==> flow/design.v <==
module delay(
    input			  sys_clk,                   
    input             sys_rst_n,                 
    input   [7:0]	  uart_da,                   
    output  reg       uart_en,					 
	output  reg       uart_en3,				     
	output  reg       uart_en1,				     
	output  reg       uart_en2					 
);
reg  [7:0]	uart_in_data;	
reg  [21:0]	uart_cnt;
always @(posedge sys_clk or negedge sys_rst_n) 
    if (!sys_rst_n)
		uart_in_data <= 8'd0;
	 else
		uart_in_data <= uart_da;
always @(posedge sys_clk or negedge sys_rst_n) begin 
    if (!sys_rst_n) 
		uart_cnt <= 22'd0;
	 else if((uart_in_data == 8'd255) || (uart_in_data == 8'd239)) begin
			uart_cnt <= uart_cnt + 1'b1;
				if(uart_cnt == 22'd2250500)
					uart_cnt <= uart_cnt;
		end
		else 
			uart_cnt <= 22'd0;
end
always @(posedge sys_clk or negedge sys_rst_n) begin 
    if (!sys_rst_n) begin
		uart_en <= 1'b0;
		uart_en1 <= 1'b0;
		uart_en2 <= 1'b0;
	 end
    else if(uart_in_data == 8'd255) begin
				uart_en <= 1'b1;
				uart_en2 <= 1'b1;
			if(uart_cnt >= 22'd500)
				uart_en <= 1'b0;
			if(uart_cnt >= 22'd900)
				uart_en2 <= 1'b0;
				uart_en1 <= 1'b1;
			if(uart_cnt == 22'd2250500)	
				uart_en1 <= 1'b0;	
			end
	 else	if(uart_in_data == 8'd239) begin
				uart_en3 <= 1'b1;
				uart_en2 <= 1'b1;
			if(uart_cnt >= 22'd500)
				uart_en3 <= 1'b0;
			if(uart_cnt >= 22'd900)
				uart_en2 <= 1'b0;
				uart_en1 <= 1'b1;
			if(uart_cnt == 22'd2250500)	
				uart_en1 <= 1'b0;	
			end
	 else begin
				uart_en <= 1'b0;
				uart_en1 <= 1'b0;
				uart_en2 <= 1'b0;
				uart_en3 <= 1'b0;
			end
end
endmodule	 		 
From RTL to reports: delay
The steps from the RTL of delay to its reports follow in flow order.
Lines are those of the file above, counted from 1.
Operators carry their Yosys type and port widths (W data, S select, Z words).
Library cell names are shortened.
{ "setup": {"top_module": "delay", "clk_port": "sys_clk", "lib": "sky130hd", "pvt_corner": "tt_025C_1v80"} }

After elaboration
Yosys after proc, flatten, opt, wreduce and memory -nomap, before mapping. Memory bits, and registers merged into a memory's read port (data or address), are not among the register bits. Print and check cells are not counted. Equal cells are merged and count once.
{ "word_totals": {"register_bits": 34, "wordCells": 28} }
{ "op_classes": {"n_addsub": 1, "logic": 1, "mux": 11, "n_cmp": 2, "n_eq": 5, "reduce_and_logical": 2} }
{ "ops": {"columns": ["op", "count"], "rows": [
  ["$mux W22", 2],
  ["$add A22 B1 Y22 const B", 1],
  ["$ge A22 B10 Y1 const B", 1],
  ["$eq A22 B22 Y1 const B", 1],
  ["$ge A22 B9 Y1 const B", 1],
  ["$eq A8 B8 Y1 const B", 2],
  ["$mux W1", 9],
  ["$ne A2 B2 Y1 const B", 2],
  ["$reduce_and A2 Y1", 1],
  ["$logic_or A1 B1 Y1", 1],
  ["$not A1 Y1", 1]
]} }

Depth
Depth = most cells in a row (Yosys ltp): at word level without a register or memory, in the mapped netlist without a sequential cell, where the memories' decode and read muxes count.
{ "logic_depth": {"ltp_word": 4, "ABC_AREA": 0, "ltp_mapped": 6, "depth_no_buf": 6} }

After synthesis
The flow's flattened synthesis, as Yosys stat reports it; memories are mapped. The netlist is that of the ABC_AREA named above (0 if unset); the other value can give another one.
Totals and module areas in this step are rounded.
{ "mapped": {"area_um2": 1624, "ff_cells": 34, "buffers": 5, "seq_area_um2": 855.8, "cell_count": 159} }
{ "by_type": {"columns": ["type", "count"], "rows": [
  ["dfrtp_1", 33],
  ["a21oi_1", 16],
  ["or3_1", 9],
  ["or4_1", 7],
  ["xnor2_1", 6],
  ["nand3_1", 10],
  ["nand4_1", 7],
  ["nor2_1", 11],
  ["o21ai_0", 7],
  ["edfxtp_1", 1],
  ["nand2_1", 8],
  ["inv_1", 7],
  ["ha_1", 2],
  ["o31ai_1", 3],
  ["or4_4", 2],
  ["nor4_4", 1],
  ["nor4_1", 3],
  ["nand4b_1", 2]
]} }
Not listed: further types 19, cells in them 24.

Timing after synthesis
OpenSTA on the mapped netlist: ideal clock, no wires. The path of least setup slack (recovery checks aside). Input and output delay are each 20% of the period. Register names are those of the netlist, which keeps one name where synthesis merged equal registers.
{ "synth_timing": {"path_type": "reg2reg", "from": "register uart_cnt[1]", "to": "register uart_cnt[20]", "setup_time_ns": 0.077, "setup_slack_ns": 0.955, "driving_pins": 7, "tclk_ns": 2.81, "arrival_time_ns": 1.778, "delay_ns": 1.855, "n_path_buf": 1, "period_less_setup_slack_ns": 1.855} }
"delay_ns" is the arrival time less input delay plus setup time.
"driving_pins": output pins that drive a net of the path, with the launching flip-flop's if there is one; two outputs of one cell count as two.
"period_less_setup_slack_ns" is the clock period less the worst setup slack; recovery checks do not enter. This is arithmetic on one report: input and output delays are still those of the set period (20% each).
The rows between start and end are the longest chain of elaborated cells between them; the timing report does not say that the signal goes this way. Where chains are equally long, one stands for them.
A line is the first line of the expression or statement that the cell stems from. Yosys adds cells for indexed reads and writes and turns some case tables into memories.
At most two assigning lines are given for a register; there are more.
{ "synth_via": {"cell_sequence": "dfrtp_1 -> ha_1 -> nand4_1 -> or4_1 -> clkbuf_1 -> or3_1 -> a21oi_1", "elab_chain_len": 3, "cone_cells": 5, "classes_between": "add/sub: 1; eq/ne: 2; mux: 2"} }
{ "synth_rtl": {"columns": ["element", "line_no", "text"], "rows": [
  ["start: declaration", 11, "reg [21:0] uart_cnt;"],
  ["start: assignment", 21, "uart_cnt <= uart_cnt + 1'b1;"],
  ["start: assignment", 23, "uart_cnt <= uart_cnt;"],
  ["$add A22 B1 Y22", 21, null],
  ["$mux W22", 22, "if(uart_cnt == 22'd2250500)"],
  ["$mux W22", 20, "else if((uart_in_data == 8'd255) || (uart_in_data == 8'd239)) begin"],
  ["end: assignment", 21, null],
  ["end: assignment", 23, null],
  ["end: declaration", 11, null]
]} }

Timing after layout
From the final timing report of run 1: the path of least setup slack in the routed layout; clock arrival at registers is part of the times.
{ "layout_timing": {"path_type": "reg2reg", "from": "register uart_cnt[1]", "to": "register uart_cnt[20]", "n_path_buf": 0, "setup_slack_ns": 1.39, "driving_pins": 6, "tclk_ns": 3.46, "setup_time_ns": 0.08, "arrival_time_ns": 2.34} }
The rows between start and end are the longest chain of elaborated cells between them; the timing report does not say that the signal goes this way. Where chains are equally long, one stands for them.
At most two assigning lines are given for a register; there are more.
{ "layout_via": {"cell_sequence": "dfrtp_1 -> ha_1 -> nand4_1 -> or4_1 -> or3_1 -> a21oi_1", "elab_chain_len": 3, "cone_cells": 5, "classes_between": "add/sub: 1; eq/ne: 2; mux: 2"} }
{ "layout_rtl": {"columns": ["element", "line_no", "text"], "rows": [
  ["start: declaration", 11, "reg [21:0] uart_cnt;"],
  ["start: assignment", 21, "uart_cnt <= uart_cnt + 1'b1;"],
  ["start: assignment", 23, "uart_cnt <= uart_cnt;"],
  ["$add A22 B1 Y22", 21, null],
  ["$mux W22", 22, "if(uart_cnt == 22'd2250500)"],
  ["$mux W22", 20, "else if((uart_in_data == 8'd255) || (uart_in_data == 8'd239)) begin"],
  ["end: assignment", 21, null],
  ["end: assignment", 23, null],
  ["end: declaration", 11, null]
]} }

Below are 2 stored runs of the flow (Yosys, OpenROAD; platform sky130hd) on delay, each with its settings and what was measured, unordered. Constraints: input delay and output delay 20% of the set period each, output load 0.01 pF.
Values from the reports are rounded here.
[
  {
    "run": "run 1",
    "settings": { "period_ns": 3.46, "CORE_UTILIZATION": 63, "SETUP_SLACK_MARGIN": -0.09, "PLACE_DENSITY": 0.4, "HOLD_SLACK_MARGIN": 0.11, "TNS_END_PERCENT": 75, "CTS_CLUSTER_SIZE": 84, "CTS_CLUSTER_DIAMETER": 51, "SLEW_MARGIN": 35, "CAP_MARGIN": 20, "CORE_MARGIN": 2 },
    "results": { "worstSetupSlack_ns": 1.386, "ws_hold_ns": 0.555, "post_synth_area_um2": 1624, "fin_util_pct": 74.7, "total_die_area_um2": 3000, "post_route_stdcell_area_um2": 1834 }
  },
  {
    "run": "run 2",
    "settings": { "period_ns": 1.82, "CORE_UTILIZATION": 15, "SETUP_SLACK_MARGIN": -0.09, "PLACE_DENSITY_LB_ADDON": 0.06, "CELL_PAD_IN_SITES_GLOBAL_PLACEMENT": 0, "CELL_PAD_IN_SITES_DETAIL_PLACEMENT": 1, "GPL_ROUTABILITY_DRIVEN": 1, "CAP_MARGIN": 30, "SLEW_MARGIN": 5, "MIN_ROUTING_LAYER": "met2", "CORE_MARGIN": 2 },
    "results": { "ws_hold_ns": 0.506, "total_die_area_um2": 11680, "post_route_stdcell_area_um2": 2326, "fin_util_pct": 22.3, "worstSetupSlack_ns": -0.058, "post_synth_area_um2": 1624 }
  }
]
