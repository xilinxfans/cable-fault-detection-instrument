==> flow/design.v <==
module uart_recv(
    input			  sys_clk,                   
    input             sys_rst_n,                 
    input             uart_rxd,                  
    output  reg [7:0] uart_data                  
    );
parameter  CLK_FREQ = 50000000;                  
parameter  UART_BPS = 9600;                      
localparam BPS_CNT  = CLK_FREQ/UART_BPS;         
reg        uart_rxd_d0;
reg        uart_rxd_d1;
reg [15:0] clk_cnt;                              
reg [ 3:0] rx_cnt;                               
reg        rx_flag;                              
reg [ 7:0] rxdata;                               
wire       start_flag;
assign  start_flag = uart_rxd_d1 & (~uart_rxd_d0);    
always @(posedge sys_clk or negedge sys_rst_n) begin 
    if (!sys_rst_n) begin 
        uart_rxd_d0 <= 1'b0;
        uart_rxd_d1 <= 1'b0;          
    end
    else begin
        uart_rxd_d0  <= uart_rxd;                   
        uart_rxd_d1  <= uart_rxd_d0;
    end   
end
always @(posedge sys_clk or negedge sys_rst_n) begin         
    if (!sys_rst_n)                                  
        rx_flag <= 1'b0;
    else begin
        if(start_flag)                           
            rx_flag <= 1'b1;                     
        else if((rx_cnt == 4'd9)&&(clk_cnt == BPS_CNT/2))
            rx_flag <= 1'b0;                     
        else
            rx_flag <= rx_flag;
    end
end
always @(posedge sys_clk or negedge sys_rst_n) begin         
    if (!sys_rst_n) begin                             
        clk_cnt <= 16'd0;                                  
        rx_cnt  <= 4'd0;
    end                                                      
    else if ( rx_flag ) begin                    
            if (clk_cnt < BPS_CNT - 1) begin
                clk_cnt <= clk_cnt + 1'b1;
                rx_cnt  <= rx_cnt;
            end
            else begin
                clk_cnt <= 16'd0;                
                rx_cnt  <= rx_cnt + 1'b1;        
            end
        end
        else begin                               
            clk_cnt <= 16'd0;
            rx_cnt  <= 4'd0;
        end
end
always @(posedge sys_clk or negedge sys_rst_n) begin 
    if ( !sys_rst_n)  
        rxdata <= 8'd0;                                     
    else if(rx_flag)                             
        if (clk_cnt == BPS_CNT/2) begin          
            case ( rx_cnt )
             4'd1 : rxdata[0] <= uart_rxd_d1;    
             4'd2 : rxdata[1] <= uart_rxd_d1;
             4'd3 : rxdata[2] <= uart_rxd_d1;
             4'd4 : rxdata[3] <= uart_rxd_d1;
             4'd5 : rxdata[4] <= uart_rxd_d1;
             4'd6 : rxdata[5] <= uart_rxd_d1;
             4'd7 : rxdata[6] <= uart_rxd_d1;
             4'd8 : rxdata[7] <= uart_rxd_d1;    
             default:;
            endcase
        end
        else 
            rxdata <= rxdata;
    else
        rxdata <= 8'd0;
end
always @(posedge sys_clk or negedge sys_rst_n) begin        
    if (!sys_rst_n) begin
        uart_data <= 8'd0;                               
    end
    else if(rx_cnt == 4'd9) begin                
        uart_data <= rxdata;                     
    end
    else begin
        uart_data <= uart_data;                                                     
    end    
end
endmodule	
* Step by step through the tools: uart_recv
The steps from the RTL of uart_recv to its reports follow in flow order.
Line numbers count from 1 in the design file above.
Operators: Yosys type, input widths -> output width; for muxes data width and select width s.
Not given: --
- Design top :: uart_recv
- Clock port :: sys_clk
- Standard-cell library :: sky130hd
- Library corner :: tt_025C_1v80

* Elaborated design
Source: Yosys, flattened and elaborated, memories not mapped. Widths are those after wreduce. Registers that Yosys merges into a memory's read port (data or address) are not register bits. Print and check cells do not count. Equal cells are merged and count once.
- Add/sub/neg operators :: 2
- $mul :: 0
- Divide/modulo/power cells :: 0
- Order comparisons :: 1
- Equal/unequal tests :: 20
- Shift operators :: 0
- Mux-type cells :: 30
- Bitwise logic cells :: 2
- Reductions and logical operators :: 10
** Operators by type and width (number)
- $mux 16 :: 2
- $mux 1 :: 26
- $ne 2x1->1 const B :: 9
- $add 16x1->16 const B :: 1
- $eq 16x12->1 const B :: 1
- $lt 16x13->1 const B :: 1
- $reduce_and 2->1 :: 8
- $eq 4x3->1 const B :: 4
- $eq 4x2->1 const B :: 2
- $eq 4x4->1 const B :: 2
- $mux 4 :: 2
- $add 4x1->4 const B :: 1
- $eq 4x1->1 const B :: 1
- $ne 2x2->1 const B :: 1
- $reduce_bool 2->1 :: 1
- $and 1x1->1 :: 1
- $logic_and 1x1->1 :: 1
- $not 1->1 :: 1
- Register bits :: 39
- Latch bits :: 0
- Bits in writable memories :: 0
- ROM bits :: 0
- Clocked read ports x word width :: 0
- Memories kept :: 0
- Bits of input ports :: 3
- Output and inout port bits :: 8
- Cells after elaboration :: 79

* Depth
Depth = most cells in a row (Yosys ltp): at word level without a register or memory, in the mapped netlist without a sequential cell, where the memories' decode and read muxes count.
- Depth in word-level cells :: 4
- ABC_AREA :: 0
- Gate-level depth with buffers :: 7
- Mapped depth without buffers :: 6

* Mapped cells and area
Yosys stat after the flow's synthesis: flattened, memories mapped to cells. It holds for the ABC_AREA given above (unset counts as 0); a run with the other value may have another netlist.
Totals and module areas in this step are rounded.
** Cells by type
- sky130_fd_sc_hd__dfrtp_1 :: number 39, area in all 975.936 um^2
- sky130_fd_sc_hd__mux2_2 :: number 8, area in all 90.086 um^2
- sky130_fd_sc_hd__nand2_1 :: number 22, area in all 82.579 um^2
- sky130_fd_sc_hd__ha_1 :: number 6, area in all 75.072 um^2
- sky130_fd_sc_hd__mux2i_1 :: number 7, area in all 70.067 um^2
- sky130_fd_sc_hd__nor2_1 :: number 13, area in all 48.797 um^2
- sky130_fd_sc_hd__xnor2_1 :: number 5, area in all 43.792 um^2
- sky130_fd_sc_hd__o211ai_1 :: number 5, area in all 37.536 um^2
- sky130_fd_sc_hd__xor2_1 :: number 4, area in all 35.034 um^2
- sky130_fd_sc_hd__o31ai_1 :: number 4, area in all 30.029 um^2
- sky130_fd_sc_hd__clkbuf_8 :: number 2, area in all 27.526 um^2
- sky130_fd_sc_hd__inv_1 :: number 7, area in all 26.275 um^2
- sky130_fd_sc_hd__and3_1 :: number 4, area in all 25.024 um^2
- sky130_fd_sc_hd__nand4_1 :: number 4, area in all 25.024 um^2
- sky130_fd_sc_hd__nor3b_2 :: number 2, area in all 25.024 um^2
- sky130_fd_sc_hd__nor4b_4 :: number 1, area in all 23.773 um^2
- sky130_fd_sc_hd__a21oi_1 :: number 4, area in all 20.019 um^2
- sky130_fd_sc_hd__nand3_1 :: number 4, area in all 20.019 um^2
Not listed: further types 26, cells in them 32.
- Cells in the netlist :: 173
- Chip area (Yosys) :: 1900 um^2
- Area of sequential cells :: 980 um^2
- Flip-flop cells :: 39
- Buffer cells :: 7

* Path before layout
Source: OpenSTA report_checks on the synthesized netlist (no wires, ideal clock, input and output delay 20% of the period each), path of least setup slack; recovery checks are left aside. Register names are those of the netlist, which keeps one name where synthesis merged equal registers.
- Kind :: register to register
- Start point :: register clk_cnt[0]
- End point :: register clk_cnt[9]
- Clock period :: 1.91 ns
- Setup time :: 0.071 ns
- Time at the first pin :: 0.000 ns
- Arrival time :: 1.491 ns
- Required time :: 1.839 ns
- Path slack :: 0.347 ns
- Delay of the path :: 1.562 ns
- Driving pins on the path :: 7
- Buffers on the path :: 1
- Synthesis period reached :: 1.563 ns
"delay of the path" is the arrival time less input delay plus setup time.
"driving pins on the path": output pins that drive a net of the path, with the launching flip-flop's if there is one; two outputs of one cell count as two.
"synthesis period reached" = period - worst setup slack (recovery checks aside). The figure is calculated, with input and output delays left at 20% of the set period.
The rows between start and end are the longest chain of elaborated cells between them; the timing report does not say that the signal goes this way. Where chains are equally long, one stands for them.
Each line given opens the expression or statement behind the cell; cells for indexed reads and writes are added by Yosys, which also makes memories of some case tables.
A register here has more assigning lines than the two given.
- Cell sequence :: sky130_fd_sc_hd__dfrtp_1 sky130_fd_sc_hd__ha_1 sky130_fd_sc_hd__a21oi_1 sky130_fd_sc_hd__o21ai_0 sky130_fd_sc_hd__a211o_2 sky130_fd_sc_hd__buf_6 sky130_fd_sc_hd__nor2_1
- Cells in the longest elaborated chain :: 3
- Elaborated cells between the ends (all ways) :: 4
- RTL lines with such cells :: 3
- Classes of those cells :: 1 x add/sub; 1 x compare; 2 x mux
** RTL lines, path after synthesis
- start, declared :: line 12 : reg [15:0] clk_cnt;
- start, assigned :: line 42 : clk_cnt <= 16'd0;
- start, assigned :: line 47 : clk_cnt <= clk_cnt + 1'b1;
- $add 16x1->16 :: line 47
- $mux 16 :: line 46 : if (clk_cnt < BPS_CNT - 1) begin
- $mux 16 :: line 45 : else if ( rx_flag ) begin
- end, assigned :: line 42
- end, assigned :: line 47
- end, declared :: line 12

* Timing after layout
From the final timing report of flow run 1: the path of least setup slack in the routed layout; clock arrival at registers is part of the times.
- Kind :: register to register
- Start point :: register clk_cnt[0]
- End point :: register clk_cnt[8]
- Clock period :: 3.05 ns
- Setup time :: 0.07 ns
- Time at the first pin :: 0.29 ns
- Arrival time :: 2.05 ns
- Required time :: 3.28 ns
- Path slack :: 1.22 ns
- Driving pins on the path :: 7
- Buffers on the path :: 1
The rows between start and end are the longest chain of elaborated cells between them; the timing report does not say that the signal goes this way. Where chains are equally long, one stands for them.
A register here has more assigning lines than the two given.
- Cell sequence :: sky130_fd_sc_hd__dfrtp_1 sky130_fd_sc_hd__ha_1 sky130_fd_sc_hd__a21oi_1 sky130_fd_sc_hd__o21ai_0 sky130_fd_sc_hd__a211o_2 sky130_fd_sc_hd__buf_6 sky130_fd_sc_hd__nor2_1
- Cells in the longest elaborated chain :: 3
- Elaborated cells between the ends (all ways) :: 4
- RTL lines with such cells :: 3
- Classes of those cells :: 1 x add/sub; 1 x compare; 2 x mux
** RTL lines, path post-layout
- start, declared :: line 12 : reg [15:0] clk_cnt;
- start, assigned :: line 42 : clk_cnt <= 16'd0;
- start, assigned :: line 47 : clk_cnt <= clk_cnt + 1'b1;
- $add 16x1->16 :: line 47
- $mux 16 :: line 46 : if (clk_cnt < BPS_CNT - 1) begin
- $mux 16 :: line 45 : else if ( rx_flag ) begin
- end, assigned :: line 42
- end, assigned :: line 47
- end, declared :: line 12

Wiki page: uart_recv / flow data

Flow measurements of uart_recv on sky130hd: 2 stored runs with different settings, listed in no order. Input and output delays are each 20% of the period that was set; the output load is 0.01 pF.
"achieved period" = clock period - worst setup slack. The figure is calculated, with input and output delays left at 20% of the set period.
The results are shown rounded.

* Flow run 1
** Files
==> flow/run.sh <==
#!/bin/bash
# the make line also repeats the synthesis and layout settings of config.mk as NAME=value (left out here)
make -C /OpenROAD-flow-scripts/flow DESIGN_CONFIG=/design/flow/config.mk WORK_HOME=/design/flow/orfs CLKGATE_MAP_FILE= finish
==> flow/config.mk <==
export PLATFORM = sky130hd
export DESIGN_NAME = uart_recv
export DESIGN_NICKNAME = uart_recv
export VERILOG_FILES = /design/flow/design.v
export SDC_FILE = /design/flow/constraint.sdc
export NUM_CORES = 4
export LEC_CHECK = 0
export ABC_AREA = 0
export CAP_MARGIN = 20
export CELL_PAD_IN_SITES_DETAIL_PLACEMENT = 0
export CORE_ASPECT_RATIO = 0.52
export CORE_MARGIN = 2
export CORE_UTILIZATION = 51
export CTS_CLUSTER_SIZE = 62
export GPL_ROUTABILITY_DRIVEN = 1
export GPL_TIMING_DRIVEN = 0
export SETUP_SLACK_MARGIN = -0.13
export SLEW_MARGIN = 35
==> flow/constraint.sdc <==
create_clock -name core_clock -period 3.05 [get_ports {sys_clk}]
set_input_delay 0.6100 -clock core_clock [delete_from_list [all_inputs] [get_ports {sys_clk}]]
set_output_delay 0.6100 -clock core_clock [all_outputs]
set_load 0.01 [all_outputs]
** Results
- Achieved period :: 1.826 ns
- Setup slack of the worst path :: 1.2 ns
- Post-synthesis cell area :: 1900 um^2
- Utilization after routing :: 60%
- Full die area :: 4300 um^2

* Flow run 2
** Files
==> flow/run.sh <==
#!/bin/bash
# the make line also repeats the synthesis and layout settings of config.mk as NAME=value (left out here)
make -C /OpenROAD-flow-scripts/flow DESIGN_CONFIG=/design/flow/config.mk WORK_HOME=/design/flow/orfs CLKGATE_MAP_FILE= finish
==> flow/config.mk <==
export PLATFORM = sky130hd
export DESIGN_NAME = uart_recv
export DESIGN_NICKNAME = uart_recv
export VERILOG_FILES = /design/flow/design.v
export SDC_FILE = /design/flow/constraint.sdc
export NUM_CORES = 4
export LEC_CHECK = 0
export CAP_MARGIN = 20
export CORE_MARGIN = 2
export CORE_UTILIZATION = 40
export SETUP_SLACK_MARGIN = 0.34
export SLEW_MARGIN = 20
==> flow/constraint.sdc <==
create_clock -name core_clock -period 1.71 [get_ports {sys_clk}]
set_input_delay 0.3420 -clock core_clock [delete_from_list [all_inputs] [get_ports {sys_clk}]]
set_output_delay 0.3420 -clock core_clock [all_outputs]
set_load 0.01 [all_outputs]
** Results
- Achieved period :: 1.655 ns
- Setup slack of the worst path :: 0.055 ns
- Post-synthesis cell area :: 1900 um^2
- Utilization after routing :: 51%
- Full die area :: 5400 um^2
